==> flow/design.v <==
module Registro(data_out1, data_out2, data_in, address1, address2, write, clk);
  parameter BITS_DATA = 32;
  parameter BITS_ADDR = 16;
  output [BITS_DATA-1:0] data_out1;
  output [BITS_DATA-1:0] data_out2;
  input  [BITS_DATA-1:0] data_in;
  input  [BITS_ADDR-1:0] address1;
  input  [BITS_ADDR-1:0] address2;
  input                  write;
  input                  clk;
  reg [7:0] data;
  assign data_out1 = data[address1];
  assign data_out2 = data[address2];
  always @(negedge clk) begin
    if (write) begin
      data[address1] <= data_in;
    end
  end
  initial begin    
    data[0] = 'h00000000;  
    data[1] = 'h82000000;  
    data[2] = 'h8A000000;  
    data[3] = 'h92000000;  
    data[4] = 'hA2000000;  
    data[5] = 'hAA000000;  
    data[6] = 'hB2000000;  
	data[7] = 'hB2000000;  
    data[8] = 'hF8000000;  
  end
  generate
    genvar idx;
    for(idx = 0; idx < 64; idx = idx + 1) begin: register
      wire [31:0] tmp;
      assign tmp = data[idx];
    end
  endgenerate
endmodule
## Step by step through the tools: Registro

Tool output for the design above, in the order of the flow.
Line numbers count from 1 in the design file above.
Library cell names are shortened.
Not given: n/a

- Top: Registro
- Clock input: clk
- Cell library: sky130hd
- Timing corner: tt_025C_1v80

## Word level

Counts by Yosys on the flattened word-level netlist (proc, flatten, opt, wreduce; memories kept). Register bits leave out memories and registers merged into their read ports (data or address); mux counts leave out enables and synchronous resets folded into registers. Print and check cells are left out. Cells with the same type and inputs are merged into one.

- Add/subtract/negate cells: 1
- Shifts and indexed selects: 4
- Bitwise operators: 3

Operator list:

| kind | count |
|---|---|
| 8-bit by 16-bit variable part select with 1-bit output | 2 |
| 1-bit by 17-bit variable shift with 8-bit output | 1 |
| 1-bit by 17-bit variable shift with 8-bit output with constant A | 1 |
| 16-bit negator with 17-bit output | 1 |
| 8-bit AND | 1 |
| 8-bit OR | 1 |
| 8-bit inverter | 1 |

- Register bits after elaboration: 8
- Input port bits: 66
- Output and inout port bits: 64
- Cells after elaboration: 9

## Logic depth

Longest topological path by Yosys (ltp), each cell counted once; first at word level (registers and memories cut), then after technology mapping (sequential cells cut; the memories' decode and read muxes count).

- Depth in word-level cells: 5
- ABC_AREA: 0
- Mapped depth: 11
- Gate-level depth less buffers: 9

## Netlist

The flow's flattened synthesis, as Yosys stat reports it; memories are mapped. The netlist is that of the ABC_AREA named above (0 if unset); the other value can give another one.

- Standard cells after synthesis: 203
- Cell area after synthesis: 0.0016678 mm²
- Mapped flip-flops: 8
- Buffers: 76

Cell types:

| cell | count | area in all (µm²) |
|---|---|---|
| buf_4 | 62 | 465.446 |
| edfxtp_1 | 8 | 240.23 |
| mux2_1 | 8 | 90.086 |
| mux4_2 | 4 | 90.086 |
| nor2_1 | 15 | 56.304 |
| nor4_2 | 3 | 37.536 |
| or4_1 | 5 | 37.536 |
| nand4b_1 | 4 | 35.034 |
| nor3_1 | 7 | 35.034 |
| xor2_1 | 4 | 35.034 |
| a21oi_1 | 6 | 30.029 |
| buf_2 | 6 | 30.029 |
| a311oi_1 | 3 | 26.275 |
| xnor2_1 | 3 | 26.275 |
| nand4_1 | 4 | 25.024 |
| clkbuf_1 | 6 | 22.522 |
| mux2_2 | 2 | 22.522 |
| o31ai_1 | 3 | 22.522 |

Other cell types: 33; their cells: 50.

Below are 2 stored runs of the flow (Yosys, OpenROAD; platform sky130hd) on Registro, each with its settings and what was measured, unordered. Constraints: input delay and output delay 20% of the set period each, output load 0.01 pF.
"total design power": no workload was simulated; the value follows from the tool's default switching activity.
Settings: -- = not set for that run.

| setting or result | run A | run B |
|---|---|---|
| period_ns | 10.6 | 7.96 |
| CORE_UTILIZATION | 35 | 40 |
| CORE_MARGIN | 5 | 2 |
| TNS_END_PERCENT | 85 | -- |
| CAP_MARGIN | 10 | 20 |
| MAX_ROUTING_LAYER | met5 | -- |
| SLEW_MARGIN | 20 | 20 |
| worst hold slack (ps) | 591 | 595 |
| standard-cell area after layout (mm²) | 0.0018418 | 0.0021358 |
| lowest setup slack (ps) | 355 | 81 |
| area inside the die boundary (mm²) | 0.0062457 | 0.0047018 |
| chip area in the Yosys report (mm²) | 0.0016678 | 0.0016678 |
| total negative slack (ps) | 0 | 0 |
| total design power (µW) | 137.1 | 194.6 |
